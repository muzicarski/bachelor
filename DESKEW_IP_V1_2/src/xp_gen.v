==> flow/design.v <==
interface axi_lite_if (input clk, input rst_n);
   parameter			  AXI_ADDR_WIDTH = 32;
   parameter			  AXI_DATA_WIDTH = 32;
   logic			  waddr_valid;
   logic			  waddr_ready;
   logic [AXI_ADDR_WIDTH - 1 : 0] waddr;
   logic			  wdata_valid;
   logic			  wdata_ready;
   logic [AXI_DATA_WIDTH - 1 : 0] wdata;
   logic [1:0]			  bresp;
   logic			  bresp_valid;
   logic			  bresp_ready;
   logic			  raddr_valid;
   logic			  raddr_ready;
   logic [AXI_ADDR_WIDTH - 1 : 0] raddr;
   logic			  rdata_valid;
   logic			  rdata_ready;
   logic [AXI_DATA_WIDTH - 1 : 0] rdata;
   logic [1:0]			  rresp;
endinterface  
interface bram_if (input clk, input rst_n);
   logic web;
   logic enb;
   logic [7:0] rdata;
   logic [7:0] wdata;
   logic [16:0]	addr;
endinterface  
(* use_dsp = "yes" *) module dim_mult  
#(parameter A_IN_WIDTH = 9,
  parameter B_IN_WIDTH = 9)
        (
	     clk,
	     rst_n,
	     a_in,
	     b_in,
	     en,
	     done,
	     p_out
	     );
   localparam P_OUT_WIDTH = A_IN_WIDTH + B_IN_WIDTH;
   input      clk;
   input      rst_n;
   input      en;
   output     done;
   input [A_IN_WIDTH - 1 : 0] a_in;
   input [B_IN_WIDTH - 1 : 0] b_in;
   output [P_OUT_WIDTH - 1 : 0] p_out;
   reg					 en_r;
   reg					 en_2r;
   reg					 en_3r;
   reg					 en_4r;   
   reg					 mult_result_r;
   reg					 mult_result_2r;
   reg					 mult_result_3r;
   reg [A_IN_WIDTH-1 : 0]		 a_in_reg;
   reg [B_IN_WIDTH-1 : 0]		 b_in_reg;   
   always @ (posedge clk)
     begin
	if(~rst_n) begin
	   en_r 	  <= 0;
	   en_2r 	  <= 0;
	   en_3r 	  <= 0;
	   en_4r 	  <= 0;	   
	   mult_result_r  <= 0;
	   mult_result_2r <= 0;
	   mult_result_3r <= 0;
	   a_in_reg 	  <= 0;
	   b_in_reg 	  <= 0;
	end
	else begin
	   a_in_reg <= a_in;
	   b_in_reg <= b_in;
	   en_r <= en;
	   en_2r <= en_r;
	   en_3r <= en_2r;
	   en_4r <= en_3r;
	   mult_result_3r <= mult_result_2r;	   
	   mult_result_2r <= mult_result_r;
	   mult_result_r <= a_in_reg * b_in_reg;
	end
     end
   assign p_out = mult_result_3r;
   assign done = en_4r;
endmodule  
(* use_dsp = "yes" *) module mult_accum
  #(parameter A_IN_WIDTH = 8,
    parameter B_IN_WIDTH = 8,
    parameter ACC_OUT_WIDTH = 29)
   (
    input [A_IN_WIDTH-1 : 0]	     dataa,
    input [B_IN_WIDTH-1 : 0]	     datab,
    input			     clk, aclr, clken, sload,
    output reg [ACC_OUT_WIDTH-1 : 0] mac_out
    );
   reg [A_IN_WIDTH-1 : 0]	     dataa_reg;
   reg [B_IN_WIDTH-1 : 0]	     datab_reg;
   reg				     sload_reg;
   reg [ACC_OUT_WIDTH-1 : 0]	     old_result;
   wire [ACC_OUT_WIDTH-1 : 0]	     multa;
   assign multa = dataa_reg * datab_reg;
   always @ (mac_out, sload_reg)
     begin
	if (sload_reg)
	  old_result <= 0;
	else
	  old_result <= mac_out;
     end
   always @ (posedge clk or posedge aclr)
     begin
	if (aclr)
	  begin
	     dataa_reg <= 0;
	     datab_reg <= 0;
	     sload_reg <= 0;
	     mac_out <= 0;
	  end
	else if (clken)
	  begin
	     dataa_reg <= dataa;
	     datab_reg <= datab;
	     sload_reg <= sload;
	     mac_out <= old_result + multa;
	  end
     end
endmodule  
(* use_dsp = "yes" *) module signed_mult_accum
  #(parameter A_IN_WIDTH = 8,
    parameter B_IN_WIDTH = 8,
    parameter ACC_OUT_WIDTH = 29)
   (
    dataa,
    datab,
    clk,
    aclr,
    clken,
    mac_out
    );
   input signed [A_IN_WIDTH-1 : 0] dataa;
   input signed [B_IN_WIDTH-1 : 0] datab;
   input			   clk, aclr, clken;
   output signed [ACC_OUT_WIDTH-1 : 0] mac_out;
   reg signed [A_IN_WIDTH-1 : 0]	     dataa_reg;
   reg signed [B_IN_WIDTH-1 : 0]	     datab_reg;
   reg signed [ACC_OUT_WIDTH-1 : 0]	     old_result;
   reg signed [ACC_OUT_WIDTH-1 : 0]	     mac_out_r;
   reg signed [ACC_OUT_WIDTH-1 : 0]	     mac_out_2r;
   reg signed [ACC_OUT_WIDTH-1 : 0]	     mac_out_3r;
   always @ (posedge clk)
     begin
	if (aclr)
	  begin
	     dataa_reg <= 0;
	     datab_reg <= 0;
	     mac_out_r <= 0;
	     mac_out_2r <= 0;
	     mac_out_3r <= 0;
	  end
	else if (clken)
	  begin
	     dataa_reg <= dataa;
	     datab_reg <= datab;
	     mac_out_r <= mac_out_r + dataa_reg * datab_reg; 
	     mac_out_2r <= mac_out_r;	     
	     mac_out_3r <= mac_out_2r;
	  end
     end
   assign mac_out = mac_out_3r;
endmodule  
module addr_counter (
		     clk,
		     rst_n,
		     en,
		     sclr,
		     count_out
		     );
   localparam CNT_WIDTH = 9;
   input      clk;
   input      rst_n;
   input      sclr;
   input      en;
   output [CNT_WIDTH-1 : 0] count_out;
   reg [CNT_WIDTH-1 : 0]    cnt_r;
   always @(posedge clk or negedge rst_n)
     begin
	if(rst_n == 1'b0)
	  cnt_r <= 0;
	else if(sclr == 1'b1)
	  cnt_r <= 0;
	else if(en == 1'b1)
	  cnt_r <= cnt_r + 1;
	else
	  cnt_r <= cnt_r;
     end
   assign count_out = cnt_r;
endmodule  
module skew_acc (
     clk,
		 rst_n,
		 en,
		 sclr,
		 offset,
		 x_in,
		 incr,
		 acc_out
		 );
   input clk;
   input rst_n;
   input en;
   input sclr;
   input [23:0] incr;
   input [7:0] x_in;
   input [23:0] offset;
   output [23:0] acc_out;
   reg [23:0]	     y_skew_acc;
   wire [23:0]	   adder0_out;
   wire [23:0]	   adder0_in0;
   wire [23:0]	   adder1_out;
   wire [23:0]	   adder2_out;
   assign adder0_in0 = incr;
   assign adder0_out = y_skew_acc + adder0_in0;
   always @(posedge clk or negedge rst_n)
     begin
	if(~rst_n)
	  y_skew_acc <= 0;
	else begin
	   if(sclr)
	     y_skew_acc <= 0;
	   else if(en)
	     y_skew_acc <= adder0_out;
	end
     end  
   assign adder1_out = y_skew_acc + {7'h00, x_in, 9'h000};
   assign adder2_out = adder1_out + offset;
   assign acc_out = adder2_out;
endmodule  
module xp_gen ( 
	       clk,
	       rst_n,
	       en,
	       sclr,
	       img_dim,
	       incr_in,
	       xp_out,
	       acc_offset,
	       x_cnt_xp,
	       y_cnt_xp
	       );
   input clk;
   input rst_n;
   input en;
   input sclr;
   input [8:0] img_dim;
   input [23:0]	incr_in;
   input [23:0]	acc_offset;
   output [23:0] xp_out;
   output [8:0]	 x_cnt_xp;
   output [8:0]	 y_cnt_xp;
   wire		 y_cnt_sclr;
   wire		 x_cnt_en;
   wire		 y_cmp_out;
   wire [8:0]	 x_cnt_out;
   wire [8:0]	 y_cnt_out;
   assign y_cmp_out = (y_cnt_out == img_dim);
   assign y_cnt_sclr = sclr | y_cmp_out;
   assign x_cnt_en = y_cmp_out;
   assign x_cnt_xp = x_cnt_out;
   assign y_cnt_xp = y_cnt_out;
   addr_counter u_x_cnt0(.clk(clk),
			 .rst_n(rst_n),
			 .en(x_cnt_en),
			 .sclr(sclr),
			 .count_out(x_cnt_out)
			 );
   addr_counter u_y_cnt0(.clk(clk),           
			 .rst_n(rst_n),       
   			 .en(en),       
   			 .sclr(y_cnt_sclr),         
   			 .count_out(y_cnt_out)
   			 );                   
   skew_acc u_skew_acc0 (.clk(clk),
			 .rst_n(rst_n),
			 .en(en),
			 .sclr(y_cmp_out),
			 .x_in(x_cnt_out),
			 .offset(acc_offset),
			 .incr(incr_in),
			 .acc_out(xp_out)
			 );
endmodule  
==> Reports on xp_gen <==
The steps from the RTL of xp_gen to its reports follow in flow order.
Lines are those of the file above, counted from 1.
Operators carry their Yosys type and port widths (W data, S select, Z words).
Library cell names are shortened.
{ "design": {"top_module": "xp_gen", "clock_port": "clk", "library": "sky130hd", "pvt_corner": "tt_025C_1v80"} }

==> Word level <==
Counts by Yosys on the flattened word-level netlist (proc, flatten, opt, wreduce; memories kept). Register bits leave out memories and registers merged into their read ports (data or address). Print and check cells are left out. Cells with the same type and inputs are merged into one.
{ "classes": {"addsub": 5, "eq_ne": 1, "logic": 1, "n_mux": 6, "reduce_logical": 3} }
{ "ops": {"columns": ["cell", "n"], "rows": [
  ["$add A24 B24 Y24", 2],
  ["$mux W24", 2],
  ["$mux W9", 4],
  ["$add A24 B17 Y24", 1],
  ["$add A9 B1 Y9 const B", 2],
  ["$eq A9 B9 Y1", 1],
  ["$reduce_bool A2 Y1", 3],
  ["$or A1 B1 Y1", 1]
]} }
{ "word_totals": {"ff_bits": 42, "input_bits": 61, "elab_cells": 19} }

==> Longest topological paths <==
Yosys ltp: most cells in a row. Word level: on the elaborated netlist, between registers, memories and ports. Mapped: between sequential cells and ports; inverters and the memories' decode and read muxes count.
{ "logic_depth": {"depth_word": 3, "ABC_AREA": 0, "mapped_depth": 11, "ltp_nobuf": 11} }

==> After synthesis <==
The flow's flattened synthesis, as Yosys stat reports it; memories are mapped. The netlist is that of the ABC_AREA named above (0 if unset); the other value can give another one.
{ "synth_totals": {"ffs": 42, "yosys_area_um2": 4663.2, "cell_count": 551} }
{ "by_type": {"columns": ["cell_type", "n"], "rows": [
  ["dfrtp_1", 42],
  ["ha_1", 62],
  ["xnor2_1", 33],
  ["a21oi_1", 46],
  ["fa_1", 10],
  ["nor2_1", 52],
  ["xor2_1", 22],
  ["nand2_1", 44],
  ["mux2i_1", 16],
  ["a21o_1", 18],
  ["o21ai_0", 26],
  ["nand4_1", 15],
  ["inv_1", 22],
  ["nor3_1", 16],
  ["a211oi_1", 9],
  ["nand3_1", 13],
  ["a31oi_1", 9],
  ["o21a_1", 7]
]} }
Other cell types: 35; their cells: 89.
The figures by module come from a second, unflattened synthesis with its own total; it is not the netlist above.
{ "unflattened": {"cells_unflattened": 540, "area_unflattened_um2": 4733.3} }
Each row is one instance without its submodules.
{ "modules": {"columns": ["mod", "n_cells", "area_um2", "mod_seq_area_um2", "instances"], "rows": [
  ["skew_acc", 439, 3699.8, 600.6, 1],
  ["addr_counter", 43, 459.2, 225.2, 2],
  ["xp_gen", 15, 115.1, 0.0, 1]
]} }

==> Worst setup path after synthesis <==
Source: OpenSTA report_checks on the synthesized netlist (no wires, ideal clock, input and output delay 20% of the period each), path of least setup slack; recovery checks are left aside. Register names are those of the netlist, which keeps one name where synthesis merged equal registers.
{ "synth_timing": {"path_type": "input to output", "startpoint": "in acc_offset[9]", "endpoint": "out xp_out[21]", "path_delay_ps": 2315, "path_buffers": 0, "t_first_pin_ps": 950, "period_ps": 4750, "path_stages": 11, "slack_ps": 535, "required_time_ps": 3800, "input_delay_ps": 950, "arrival_time_ps": 3265, "synth_period_reached_ps": 4215} }
"path_delay_ps" is the arrival time less input delay plus setup time.
A path that ends at an output port has no setup time.
"path_stages" counts driving pins, that of a launching flip-flop among them; a cell with two outputs on the path counts twice.
"synth_period_reached_ps" = period - worst setup slack (recovery checks aside). The figure is calculated, with input and output delays left at 20% of the set period.
The rows between start and end are the longest chain of elaborated cells between them; the timing report does not say that the signal goes this way. Where chains are equally long, one stands for them.
A line is the first line of the expression or statement that the cell stems from. Yosys adds cells for indexed reads and writes and turns some case tables into memories.
{ "synth_between": {"path_cell_list": "inv_1 -> fa_1 -> inv_1 -> ha_1 -> nand4_1 -> nor3b_1 -> a21oi_1 -> a21oi_1 -> a21oi_1 -> or4b_1 -> nand4_1", "elab_chain_len": 1} }
{ "synth_lines": {"columns": ["element", "line_no", "rtl"], "rows": [
  ["start: declaration", 254, "input [23:0] acc_offset;"],
  ["$add A24 B24 Y24", 233, "assign adder2_out = adder1_out + offset;"],
  ["end: declaration", 255, "output [23:0] xp_out;"]
]} }

==> Worst path after layout <==
From the final timing report of run 1: the path of least setup slack in the routed layout; clock arrival at registers is part of the times.
The path's times are printed in steps of 10 ps; the period is the one set.
{ "layout_timing": {"path_type": "input to output", "startpoint": "in acc_offset[9]", "endpoint": "out xp_out[21]", "t_first_pin_ps": 1050, "path_buffers": 2, "input_delay_ps": 1050, "required_time_ps": 4210, "slack_ps": 150, "period_ps": 5260, "path_stages": 13, "arrival_time_ps": 4060} }
The rows between start and end are the longest chain of elaborated cells between them; the timing report does not say that the signal goes this way. Where chains are equally long, one stands for them.
{ "layout_between": {"path_cell_list": "buf_6 -> inv_2 -> fa_1 -> inv_2 -> ha_4 -> nand4_1 -> nor3b_2 -> a21oi_4 -> a21oi_4 -> a21oi_4 -> or4b_1 -> nand4_1 -> buf_2", "elab_chain_len": 1} }
{ "layout_lines": {"columns": ["element", "line_no", "rtl"], "rows": [
  ["start: declaration", 254, "input [23:0] acc_offset;"],
  ["$add A24 B24 Y24", 233, "assign adder2_out = adder1_out + offset;"],
  ["end: declaration", 255, "output [23:0] xp_out;"]
]} }

Add stored flow runs of xp_gen

Measured results for xp_gen: 2 stored runs of the Yosys and OpenROAD flow on sky130hd. The settings differ; the order carries no meaning. The constraints put input and output delay at 20% of the set period each and load the outputs with 0.01 pF.
By "achieved_clock_period_ps" is meant the clock period of the run minus its worst setup slack. This is arithmetic on one report: input and output delays are still those of the set period (20% each).
"worst_path_ps": the worst setup path's part of the clock period (all of it between registers, 20% less for each end at a port) less its slack. A launch clock that arrives late makes it longer, a capture clock that arrives late makes it shorter.
"worst_path_ps" is known to 10 ps.
[
  {
    "run": "run 1",
    "settings": { "period_ns": 5.26, "CORE_UTILIZATION": 47, "SETUP_SLACK_MARGIN": 0.56, "PLACE_DENSITY_LB_ADDON": 0.21, "CORE_MARGIN": 7, "CELL_PAD_IN_SITES_DETAIL_PLACEMENT": 1, "ABC_AREA": 0, "GPL_TIMING_DRIVEN": 0, "GPL_ROUTABILITY_DRIVEN": 0, "MIN_ROUTING_LAYER": "met1", "MAX_ROUTING_LAYER": "met5", "CAP_MARGIN": 20, "SLEW_MARGIN": 20 },
    "results": { "final_setup_ws_ps": 150, "worst_path_ps": 3010, "worst_setup_path_type": "input to output", "achieved_clock_period_ps": 5110, "final_die_area_um2": 12906.1, "util_pct": 67.7, "ys_area_um2": 4663.2 }
  },
  {
    "run": "run 2",
    "settings": { "period_ns": 3.99, "CORE_UTILIZATION": 67, "CAP_MARGIN": 20, "CORE_MARGIN": 2, "SLEW_MARGIN": 20 },
    "outcome": "no results, clock tree synthesis failed with DPL-0033"
  }
]
