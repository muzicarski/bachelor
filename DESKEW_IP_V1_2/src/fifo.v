==> flow/design.v <==
interface axi_lite_if (input clk, input rst_n);
   parameter			  AXI_ADDR_WIDTH = 32;
   parameter			  AXI_DATA_WIDTH = 32;
   logic			  waddr_valid;
   logic			  waddr_ready;
   logic [AXI_ADDR_WIDTH - 1 : 0] waddr;
   logic			  wdata_valid;
   logic			  wdata_ready;
   logic [AXI_DATA_WIDTH - 1 : 0] wdata;
   logic [1:0]			  bresp;
   logic			  bresp_valid;
   logic			  bresp_ready;
   logic			  raddr_valid;
   logic			  raddr_ready;
   logic [AXI_ADDR_WIDTH - 1 : 0] raddr;
   logic			  rdata_valid;
   logic			  rdata_ready;
   logic [AXI_DATA_WIDTH - 1 : 0] rdata;
   logic [1:0]			  rresp;
endinterface  
interface bram_if (input clk, input rst_n);
   logic web;
   logic enb;
   logic [7:0] rdata;
   logic [7:0] wdata;
   logic [16:0]	addr;
endinterface  
(* use_dsp = "yes" *) module dim_mult  
#(parameter A_IN_WIDTH = 9,
  parameter B_IN_WIDTH = 9)
        (
	     clk,
	     rst_n,
	     a_in,
	     b_in,
	     en,
	     done,
	     p_out
	     );
   localparam P_OUT_WIDTH = A_IN_WIDTH + B_IN_WIDTH;
   input      clk;
   input      rst_n;
   input      en;
   output     done;
   input [A_IN_WIDTH - 1 : 0] a_in;
   input [B_IN_WIDTH - 1 : 0] b_in;
   output [P_OUT_WIDTH - 1 : 0] p_out;
   reg					 en_r;
   reg					 en_2r;
   reg					 en_3r;
   reg					 en_4r;   
   reg					 mult_result_r;
   reg					 mult_result_2r;
   reg					 mult_result_3r;
   reg [A_IN_WIDTH-1 : 0]		 a_in_reg;
   reg [B_IN_WIDTH-1 : 0]		 b_in_reg;   
   always @ (posedge clk)
     begin
	if(~rst_n) begin
	   en_r 	  <= 0;
	   en_2r 	  <= 0;
	   en_3r 	  <= 0;
	   en_4r 	  <= 0;	   
	   mult_result_r  <= 0;
	   mult_result_2r <= 0;
	   mult_result_3r <= 0;
	   a_in_reg 	  <= 0;
	   b_in_reg 	  <= 0;
	end
	else begin
	   a_in_reg <= a_in;
	   b_in_reg <= b_in;
	   en_r <= en;
	   en_2r <= en_r;
	   en_3r <= en_2r;
	   en_4r <= en_3r;
	   mult_result_3r <= mult_result_2r;	   
	   mult_result_2r <= mult_result_r;
	   mult_result_r <= a_in_reg * b_in_reg;
	end
     end
   assign p_out = mult_result_3r;
   assign done = en_4r;
endmodule  
(* use_dsp = "yes" *) module mult_accum
  #(parameter A_IN_WIDTH = 8,
    parameter B_IN_WIDTH = 8,
    parameter ACC_OUT_WIDTH = 29)
   (
    input [A_IN_WIDTH-1 : 0]	     dataa,
    input [B_IN_WIDTH-1 : 0]	     datab,
    input			     clk, aclr, clken, sload,
    output reg [ACC_OUT_WIDTH-1 : 0] mac_out
    );
   reg [A_IN_WIDTH-1 : 0]	     dataa_reg;
   reg [B_IN_WIDTH-1 : 0]	     datab_reg;
   reg				     sload_reg;
   reg [ACC_OUT_WIDTH-1 : 0]	     old_result;
   wire [ACC_OUT_WIDTH-1 : 0]	     multa;
   assign multa = dataa_reg * datab_reg;
   always @ (mac_out, sload_reg)
     begin
	if (sload_reg)
	  old_result <= 0;
	else
	  old_result <= mac_out;
     end
   always @ (posedge clk or posedge aclr)
     begin
	if (aclr)
	  begin
	     dataa_reg <= 0;
	     datab_reg <= 0;
	     sload_reg <= 0;
	     mac_out <= 0;
	  end
	else if (clken)
	  begin
	     dataa_reg <= dataa;
	     datab_reg <= datab;
	     sload_reg <= sload;
	     mac_out <= old_result + multa;
	  end
     end
endmodule  
(* use_dsp = "yes" *) module signed_mult_accum
  #(parameter A_IN_WIDTH = 8,
    parameter B_IN_WIDTH = 8,
    parameter ACC_OUT_WIDTH = 29)
   (
    dataa,
    datab,
    clk,
    aclr,
    clken,
    mac_out
    );
   input signed [A_IN_WIDTH-1 : 0] dataa;
   input signed [B_IN_WIDTH-1 : 0] datab;
   input			   clk, aclr, clken;
   output signed [ACC_OUT_WIDTH-1 : 0] mac_out;
   reg signed [A_IN_WIDTH-1 : 0]	     dataa_reg;
   reg signed [B_IN_WIDTH-1 : 0]	     datab_reg;
   reg signed [ACC_OUT_WIDTH-1 : 0]	     old_result;
   reg signed [ACC_OUT_WIDTH-1 : 0]	     mac_out_r;
   reg signed [ACC_OUT_WIDTH-1 : 0]	     mac_out_2r;
   reg signed [ACC_OUT_WIDTH-1 : 0]	     mac_out_3r;
   always @ (posedge clk)
     begin
	if (aclr)
	  begin
	     dataa_reg <= 0;
	     datab_reg <= 0;
	     mac_out_r <= 0;
	     mac_out_2r <= 0;
	     mac_out_3r <= 0;
	  end
	else if (clken)
	  begin
	     dataa_reg <= dataa;
	     datab_reg <= datab;
	     mac_out_r <= mac_out_r + dataa_reg * datab_reg; 
	     mac_out_2r <= mac_out_r;	     
	     mac_out_3r <= mac_out_2r;
	  end
     end
   assign mac_out = mac_out_3r;
endmodule  
module fifo (
	     clk      ,  
	     rst      ,  
	     sclr     ,  
	     data_in  ,  
	     rd_en    ,  
	     wr_en    ,  
	     data_out ,  
	     empty    ,  
	     full        
	     );
   parameter DATA_WIDTH = 8;
   parameter ADDR_WIDTH = 8;
   parameter FIFO_DEPTH = (1 << ADDR_WIDTH);
   input     clk;
   input     rst;
   input     sclr;
   input     rd_en;
   input     wr_en;
   input [DATA_WIDTH-1:0] data_in;
   output		  full;
   output		  empty;
   output [DATA_WIDTH-1:0] data_out;
   reg [DATA_WIDTH-1:0]	   mem [0:FIFO_DEPTH-1];
   reg [ADDR_WIDTH-1:0]	   wr_pointer;
   reg [ADDR_WIDTH-1:0]	   rd_pointer;
   reg [ADDR_WIDTH:0]	   status_cnt;
   reg [DATA_WIDTH-1:0]	   data_out;
   assign full = (status_cnt == FIFO_DEPTH);
   assign empty = (status_cnt == 0);
   always @ (posedge clk)
     begin : WRITE_POINTER
	if (~rst) begin
	   wr_pointer <= 0;
	end
	else if(sclr) begin
	   wr_pointer <= 0;
	end
	else if (wr_en & ~full) begin
	   mem[wr_pointer] <= data_in;
	   wr_pointer <= wr_pointer + 1;
	end
     end
   always @ (posedge clk)
     begin : READ_POINTER
	if (~rst) begin
	   data_out <= 0;
	   rd_pointer <= 0;
	end
	else if(sclr) begin
	   data_out <= 0;
	   rd_pointer <= 0;
	end
	else if (rd_en & ~empty) begin
	   data_out <= mem[rd_pointer];
	   rd_pointer <= rd_pointer + 1;
	end
     end
   always @ (posedge clk)
     begin : STATUS_COUNTER
	if (~rst)
	  status_cnt <= 0;
	else if(sclr)
	  status_cnt <= 0;
	else if (rd_en && !(wr_en && !full) && (status_cnt != 0))
	  status_cnt <= status_cnt - 1;
	else if (wr_en && !(rd_en && !empty) && (status_cnt != FIFO_DEPTH))
	  status_cnt <= status_cnt + 1;
     end
endmodule
Step by step through the tools: fifo
What the tools print for fifo, step after step.
Line numbers count from 1 in the design file above.
Library cell names are shortened.
A cell with -- has no value.
- design top: fifo
- clock input: clk
- standard-cell library: sky130hd
- corner: tt_025C_1v80

After elaboration
Source: Yosys, flattened and elaborated, memories not mapped. Widths are those after wreduce. Registers that Yosys merges into a memory's read port (data or address) are not register bits. Print and check cells do not count. Equal cells are merged and count once.
Memory sizes are those after Yosys's memory passes, which may raise the word count (mostly to a power of two), join words into wider ones and drop unused or constant bits.
- noted flip-flop bits (word level): 25
- memory bits (writable): 2048
- clocked read ports x word width at 8
- memory cells at 1
- input bits at 13
- noted output and inout port bits: 10
- noted elaborated cells: 40
- add/sub/neg operators: 4
- noted equality and inequality tests: 2
- noted muxes and demuxes: 11
- bitwise gates (word level): 5
- reduce/logical cells at 14
- memories (name ; words ; width ; rd ports ; write ports ; RTL line ; source):
    mem ; 256 ; 8 ; 1 ; 1 ; 192 ; reg [DATA_WIDTH-1:0] mem [0:FIFO_DEPTH-1];
- operators by type and width (operator ; count):
    2-to-1 mux 8 bit ; 6
    2-to-1 mux 9 bit ; 2
    adder 8 x 1 -> 8 bit (second input constant) ; 2
    adder 9 x 1 -> 9 bit (second input constant) ; 1
    subtractor 9 x 1 -> 9 bit (second input constant) ; 1
    == test 9 bit (second input constant) ; 1
    != test 9 bit (second input constant) ; 1
    logical NOT 9 bit ; 1
    nonzero test 9 bit ; 1
    logical AND 1 bit ; 6
    logical NOT 1 bit ; 4
    NOT 1 bit ; 3
    2-to-1 mux 1 bit ; 3
    bitwise AND 1 bit ; 2
    nonzero test 2 bit ; 1
    OR reduction 2 bit ; 1

Longest topological paths
Longest topological path by Yosys (ltp), each cell counted once; first at word level (registers and memories cut), then after technology mapping (sequential cells cut; the memories' decode and read muxes count).
- depth after elaboration: 8
- ABC_AREA: 0
- noted mapped depth: 13
- mapped depth without buffers at 11

Synthesis result
Yosys stat after the flow's synthesis: flattened, memories mapped to cells. It holds for the ABC_AREA given above (unset counts as 0); a run with the other value may have another netlist.
The area totals of this step are shown rounded.
- cells by type (cell ; count ; total area (um^2)):
    edfxtp_1 ; 2048 ; 6.15E+04
    mux4_2 ; 497 ; 1.12E+04
    mux2i_1 ; 156 ; 1.56E+03
    nor2_1 ; 306 ; 1.15E+03
    dfxtp_1 ; 33 ; 660.634
    buf_6 ; 38 ; 427.91
    nand2_1 ; 113 ; 424.157
    a21oi_1 ; 68 ; 340.326
    clkbuf_1 ; 80 ; 300.288
    buf_2 ; 59 ; 295.283
    a22oi_1 ; 32 ; 240.23
    mux4_1 ; 9 ; 236.477
    o22ai_1 ; 27 ; 168.912
    a221oi_1 ; 19 ; 166.41
    buf_8 ; 11 ; 165.158
    o221ai_1 ; 18 ; 157.651
    a211oi_1 ; 20 ; 150.144
    ha_1 ; 12 ; 150.144
Not listed: further types 54, cells in them 296.
- mapped cells: 3842
- noted cell area after synthesis: 81400 um^2
- sequential area: 62200 um^2
- flip-flop cells: 2081
- buffer cells at 226

Worst setup path after synthesis
Source: OpenSTA report_checks on the synthesized netlist (no wires, ideal clock, input and output delay 20% of the period each), path of least setup slack; recovery checks are left aside. Register names are those of the netlist, which keeps one name where synthesis merged equal registers.
- kind: input to register
- start point: in rd_en
- end point: reg status_cnt[8]
- period at 4.55 ns
- external input delay at 0.910 ns
- noted setup time: 0.131 ns
- noted time at the first pin: 0.910 ns
- noted data arrival time: 3.430 ns
- required time: 4.419 ns
- slack: 0.989 ns
- delay of the path at 2.651 ns
- driving pins on the path: 12
- path buffers at 1
- synthesis period reached at 3.561 ns
"delay of the path" = arrival - input delay + setup time.
"driving pins on the path" counts driving pins, that of a launching flip-flop among them; a cell with two outputs on the path counts twice.
"synthesis period reached" = period - worst setup slack (recovery checks aside). The figure is calculated, with input and output delays left at 20% of the set period.
The rows between start and end are the longest chain of elaborated cells between them; the timing report does not say that the signal goes this way. Where chains are equally long, one stands for them.
Each line given opens the expression or statement behind the cell; cells for indexed reads and writes are added by Yosys, which also makes memories of some case tables.
At most two assigning lines are given for a register; there are more.
- path through: inv_1 a31o_2 clkbuf_1 nor2_1 ha_1 a21o_1 a21oi_1 o21bai_1 a2111oi_0 o21a_1 o21ai_0 nor3b_1
- length of the longest elaborated chain at 6
- noted elaborated cells between the ends (all ways): 9
- RTL lines with such cells at 2
- classes of those cells: 2 x mux; 7 x reduce/logical
- ends and longest elaborated chain, post-synthesis (what ; RTL line ; source):
    start, declared ; 186 ; input     rd_en;
    logical AND 1 bit ; 235 ; else if (wr_en && !(rd_en && !empty) && (status_cnt != FIFO_DEPTH))
    logical NOT 1 bit ; 235 ;
    logical AND 1 bit x2 ; 235 ;
    2-to-1 mux 9 bit ; 235 ;
    2-to-1 mux 9 bit ; 233 ; else if (rd_en && !(wr_en && !full) && (status_cnt != 0))
    end, assigned ; 234 ; status_cnt <= status_cnt - 1;
    end, assigned ; 236 ; status_cnt <= status_cnt + 1;
    end, declared ; 195 ; reg [ADDR_WIDTH:0] status_cnt;

Timing after layout
From the final timing report of run 1: the path of least setup slack in the routed layout; clock arrival at registers is part of the times.
- kind: register to register
- start point: reg rd_pointer[0]
- end point: reg data_out[3]
- period at 3.98 ns
- noted setup time: 0.11 ns
- noted time at the first pin: 0.82 ns
- noted data arrival time: 4.34 ns
- required time: 4.69 ns
- slack: 0.35 ns
- driving pins on the path: 12
- path buffers at 4
At most two assigning lines are given for a register; there are more.
- path through: dfxtp_4 buf_12 buf_12 buf_4 mux4_2 nor2b_1 a211oi_1 nor3_1 a211oi_1 buf_4 a211oi_1 o32a_1
- ends and longest elaborated chain, after layout (what ; RTL line ; source):
    start, declared ; 194 ; reg [ADDR_WIDTH-1:0] rd_pointer;
    start, assigned ; 216 ; rd_pointer <= 0;
    start, assigned ; 224 ; rd_pointer <= rd_pointer + 1;
    end, declared ; 191 ; output [DATA_WIDTH-1:0] data_out;
Chain of elaborated cells between the ends: none given.

Add stored flow runs of fifo

Measured results for fifo: 2 stored runs of the Yosys and OpenROAD flow on sky130hd. The settings differ; the order carries no meaning. The constraints put input and output delay at 20% of the set period each and load the outputs with 0.01 pF.
"period achieved" is the run's clock period less its worst setup slack. It is reckoned from that one timing run; input and output delays stay at 20% of the period that was set.
"worst path time" is the time allowed to the run's worst setup path (the clock period less input and output delay, where it has them) less its slack. Clock arrival times count: a late capture clock shortens it, a late launch clock lengthens it.
"overall power" rests on the timing tool's default activity at the inputs, not on a simulated workload.
Values from the reports are rounded here.

Run 1
Settings were period_ns = 3.98; SETUP_SLACK_MARGIN = 0.04; CAP_MARGIN = 20; CORE_MARGIN = 2; CORE_UTILIZATION = 40; SLEW_MARGIN = 20
- netlist area reported by Yosys: 81400 um^2
- total die area: 207000 um^2
- standard-cell area after layout: 94700 um^2
- noted the final utilization: 46.8 %
- noted the setup slack of the worst path: 0.349 ns
- noted the total negative slack on setup checks: 0.000 ns
- final worst hold slack: 0.488 ns
- noted the overall power: 0.044 W
- period achieved: 3.631 ns
- noted the worst path time: 3.63 ns
- worst setup path type: register to register

Run 2
Settings were period_ns = 2.32; CORE_UTILIZATION = 51; SETUP_SLACK_MARGIN = 0.51; PLACE_DENSITY_LB_ADDON = 0.0; CORE_MARGIN = 4; CELL_PAD_IN_SITES_GLOBAL_PLACEMENT = 2; CELL_PAD_IN_SITES_DETAIL_PLACEMENT = 0; TNS_END_PERCENT = 95; ABC_AREA = 0; CTS_CLUSTER_SIZE = 65; CTS_CLUSTER_DIAMETER = 101; CAP_MARGIN = 5; MAX_ROUTING_LAYER = met4; SLEW_MARGIN = 20
- netlist area reported by Yosys: 81400 um^2
- total die area: 166000 um^2
- standard-cell area after layout: 97900 um^2
- noted the final utilization: 61.7 %
- noted the setup slack of the worst path: -0.813 ns
- noted the total negative slack on setup checks: -499 ns
- final worst hold slack: 0.153 ns
- noted the overall power: 0.0613 W
- period achieved: 3.133 ns
- noted the worst path time: 3.13 ns
- worst setup path type: register to register
